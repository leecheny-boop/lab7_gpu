==> flow/design.v <==
module reg_file (
    input clk, rst, write_en,
    input  [3:0]  rd,  
    input  [63:0] rd_data,  
    input  [3:0] rs1_addr,
    input  [3:0] rs2_addr,
    input  [3:0] rs3_addr,
    output reg  [63:0]  rs1_data,
    output reg  [63:0]  rs2_data,
    output reg  [63:0]  rs3_data
);
    reg [63:0] regs [0:15];
    integer i;
    always @(posedge clk) begin
        if (rst) begin
            for (i = 0; i < 16; i = i + 1)
                regs[i] <= 64'b0;
        end 
        else begin
            if (write_en && (rd != 4'b0)) begin  
                regs[rd] <= rd_data;
            end
            regs[0] <= 64'd0;   
        end
    end
    always @(*) begin
        if (rs1_addr == 4'd0)
            rs1_data = 64'd0;
        else if (write_en && rs1_addr == rd && rd != 4'd0)
            rs1_data = rd_data;      
        else
            rs1_data = regs[rs1_addr];
        if (rs2_addr == 4'd0)
            rs2_data = 64'd0;
        else if (write_en && (rs2_addr == rd && rd != 4'd0))
            rs2_data = rd_data;
        else
            rs2_data = regs[rs2_addr];
        if (rs3_addr == 4'd0)
            rs3_data = 64'd0;
        else if (write_en && (rs3_addr == rd && rd != 4'd0))
            rs3_data = rd_data;
        else
            rs3_data = regs[rs3_addr];
    end
endmodule
From RTL to reports: reg_file
What the tools print for reg_file, step after step.
Lines are those of the file above, counted from 1.
Cell names lack the library's common part.
{ "design": {"top": "reg_file", "clock": "clk", "library": "sky130hd", "corner": "tt_025C_1v80"} }

Elaborated design
Yosys after proc, flatten, opt, wreduce and memory -nomap, before mapping. Enables and synchronous resets that opt folds into registers are not counted as muxes. Memory bits, and registers merged into a memory's read port (data or address), are not among the register bits. Print and check cells are not counted. Equal cells are merged and count once.
Yosys's memory passes give these memory sizes; they may raise the number of words (mostly to a power of two), join words into wider ones and drop unused or constant bits.
{ "op_classes": {"equal": 3, "n_mux": 14, "reduce_logical": 11} }
{ "op_table": {"columns": ["cell", "n"], "rows": [
  ["64-bit two-way mux", 8],
  ["4-bit == test", 3],
  ["4-bit zero test", 3],
  ["4-bit two-way mux", 2],
  ["1-bit logical AND", 7],
  ["4-bit nonzero test", 1],
  ["1-bit two-way mux", 4]
]} }
{ "word_totals": {"regBits": 0, "ram_bits": 1024, "memories": 1, "in_bits": 83, "out_inout_bits": 192, "word_cells": 29} }
{ "mem_list": {"columns": ["memory", "words", "word_bits", "line", "source"], "rows": [
  ["regs", 16, 64, 12, "reg [63:0] regs [0:15];"]
]} }

Longest topological paths
Yosys ltp: most cells in a row. Word level: on the elaborated netlist, between registers, memories and ports. Mapped: between sequential cells and ports; inverters and the memories' decode and read muxes count.
{ "logic_depth": {"word_depth": 5, "abc_area": 0, "depth_mapped": 8, "depth_no_buf": 4} }

Synthesis result
Yosys stat after the flow's synthesis: flattened, memories mapped to cells. It holds for the ABC_AREA given above (unset counts as 0); a run with the other value may have another netlist.
{ "by_type": {"columns": ["type", "n", "area_total_um2"], "rows": [
  ["edfxtp_1", 960, 2.88E+04],
  ["mux4_2", 768, 1.73E+04],
  ["and2_1", 963, 6.02E+03],
  ["a22oi_1", 328, 2.46E+03],
  ["a22o_1", 192, 1.68E+03],
  ["dfxtp_1", 64, 1.28E+03],
  ["clkbuf_1", 284, 1.07E+03],
  ["mux2i_1", 81, 810.778],
  ["nand2_1", 167, 626.851],
  ["buf_4", 59, 442.925],
  ["buf_2", 71, 355.341],
  ["buf_1", 43, 161.405],
  ["buf_6", 10, 112.608],
  ["or2_2", 15, 93.84],
  ["nor2_1", 18, 67.565],
  ["xnor2_1", 6, 52.55],
  ["xor2_1", 6, 52.55],
  ["nor2b_1", 7, 43.792]
]} }
Not listed: further types 13, cells in them 25.
{ "synth_totals": {"cells": 4067, "mapped_area_um2": 61642.9, "seqArea_um2": 30108.9, "ffs": 1024, "n_buf": 467} }

Timing after synthesis
OpenSTA on the mapped netlist: ideal clock, no wires. The path of least setup slack (recovery checks aside). Input and output delay are each 20% of the period. Register names are those of the netlist, which keeps one name where synthesis merged equal registers.
{ "synth_timing": {"path_kind": "input-to-output", "from": "in rs3_addr[0]", "to": "out rs3_data[34]", "tclk_ns": 4.8, "input_delay_ns": 0.960, "output_delay_ns": 0.960, "launch_ns": 0.960, "arrival_ns": 2.492, "t_required_ns": 3.840, "path_slack_ns": 1.348, "delay_ns": 1.532, "driving_pins": 7, "n_path_buf": 3, "period_less_setup_slack_ns": 3.452} }
"delay_ns" = arrival - input delay + setup time.
A path that ends at an output port has no setup time.
"driving_pins": output pins that drive a net of the path, with the launching flip-flop's if there is one; two outputs of one cell count as two.
"period_less_setup_slack_ns" = period - worst setup slack (recovery checks aside). The figure is calculated, with input and output delays left at 20% of the set period.
The rows between start and end are the longest chain of elaborated cells between them; the timing report does not say that the signal goes this way. Where chains are equally long, one stands for them.
Each line given opens the expression or statement behind the cell; cells for indexed reads and writes are added by Yosys, which also makes memories of some case tables.
{ "synth_between": {"cell_sequence": "buf_2 buf_6 buf_2 mux4_2 a22oi_1 nand2_1 a22o_1", "elab_chain_len": 5, "cells_between": 7, "lines_between": 3, "classes_between": "eq/ne (1); mux (2); reduce/logical (3); memory (1)"} }
{ "synth_rtl": {"columns": ["item", "line", "source"], "rows": [
  ["start, declared", 7, "input  [3:0] rs3_addr,"],
  ["4-bit == test", 41, "else if (write_en && (rs3_addr == rd && rd != 4'd0))"],
  ["1-bit logical AND x2", 41, null],
  ["64-bit two-way mux", 41, null],
  ["64-bit two-way mux", 39, "if (rs3_addr == 4'd0)"],
  ["end, declared", 10, "output reg  [63:0]  rs3_data"]
]} }

Worst path after layout
From the final timing report of job 1: the path of least setup slack in the routed layout; clock arrival at registers is part of the times.
{ "layout_timing": {"path_kind": "input-to-output", "from": "in rd[3]", "to": "out rs2_data[6]", "tclk_ns": 3.61, "input_delay_ns": 0.72, "output_delay_ns": 0.72, "launch_ns": 0.72, "arrival_ns": 2.89, "t_required_ns": 2.89, "path_slack_ns": -0.01, "driving_pins": 14, "n_path_buf": 10} }
The rows between start and end are the longest chain of elaborated cells between them; the timing report does not say that the signal goes this way. Where chains are equally long, one stands for them.
{ "layout_between": {"cell_sequence": "buf_6 o41a_1 buf_6 buf_12 nand3_4 buf_6 nor3_4 buf_8 buf_12 buf_4 clkbuf_16 buf_4 a22o_1 clkbuf_2", "elab_chain_len": 5, "cells_between": 6, "classes_between": "eq/ne (1); mux (2); reduce/logical (3)"} }
{ "layout_rtl": {"columns": ["item", "line", "source"], "rows": [
  ["start, declared", 3, "input  [3:0]  rd,"],
  ["4-bit == test", 35, "else if (write_en && (rs2_addr == rd && rd != 4'd0))"],
  ["1-bit logical AND x2", 35, null],
  ["64-bit two-way mux", 35, null],
  ["64-bit two-way mux", 33, "if (rs2_addr == 4'd0)"],
  ["end, declared", 9, "output reg  [63:0]  rs2_data,"]
]} }

--- measured runs ---
Design reg_file on sky130hd. What follows are 2 stored runs of the flow, each under its own settings; their order means nothing. The constraints put input and output delay at 20% of the set period each and load the outputs with 0.01 pF.
"achievedPeriod_ns" = clock period - worst setup slack. The figure is calculated, with input and output delays left at 20% of the set period.
By "critical_path_time_ns" is meant the share of the clock period that the worst setup path is allowed (20% is reserved at inputs, 20% at outputs), minus its slack. Clock arrival times at its registers enter into it.
"totalPower_mw" rests on the timing tool's default activity at the inputs, not on a simulated workload.
[
  {
    "run": "job 1",
    "settings": { "period_ns": 3.61, "CORE_UTILIZATION": 39, "SETUP_SLACK_MARGIN": 0.58, "PLACE_DENSITY_LB_ADDON": 0.28, "CELL_PAD_IN_SITES_DETAIL_PLACEMENT": 1, "GPL_ROUTABILITY_DRIVEN": 1, "CTS_CLUSTER_DIAMETER": 234, "CAP_MARGIN": 20, "CORE_MARGIN": 2, "SLEW_MARGIN": 20 },
    "results": { "post_synth_area_um2": 61642.9, "total_die_area_um2": 161254.0, "final_stdcell_area_um2": 80150.6, "util_pct": 51.2, "setup_ws_ns": -0.005, "fin_tns_ns": -0.005, "holdWs_ns": 0.876, "totalPower_mw": 32.899, "achievedPeriod_ns": 3.615, "critical_path_time_ns": 2.17, "worst_setup_path_type": "input-to-output" }
  },
  {
    "run": "job 2",
    "settings": { "period_ns": 1.68, "CORE_UTILIZATION": 68, "PLACE_DENSITY_LB_ADDON": 0.08, "CELL_PAD_IN_SITES_GLOBAL_PLACEMENT": 2, "SLEW_MARGIN": 0, "CAP_MARGIN": 20, "CORE_MARGIN": 2 },
    "outcome": "not finished: placement ended with error FLW-0024"
  }
]
--- end ---
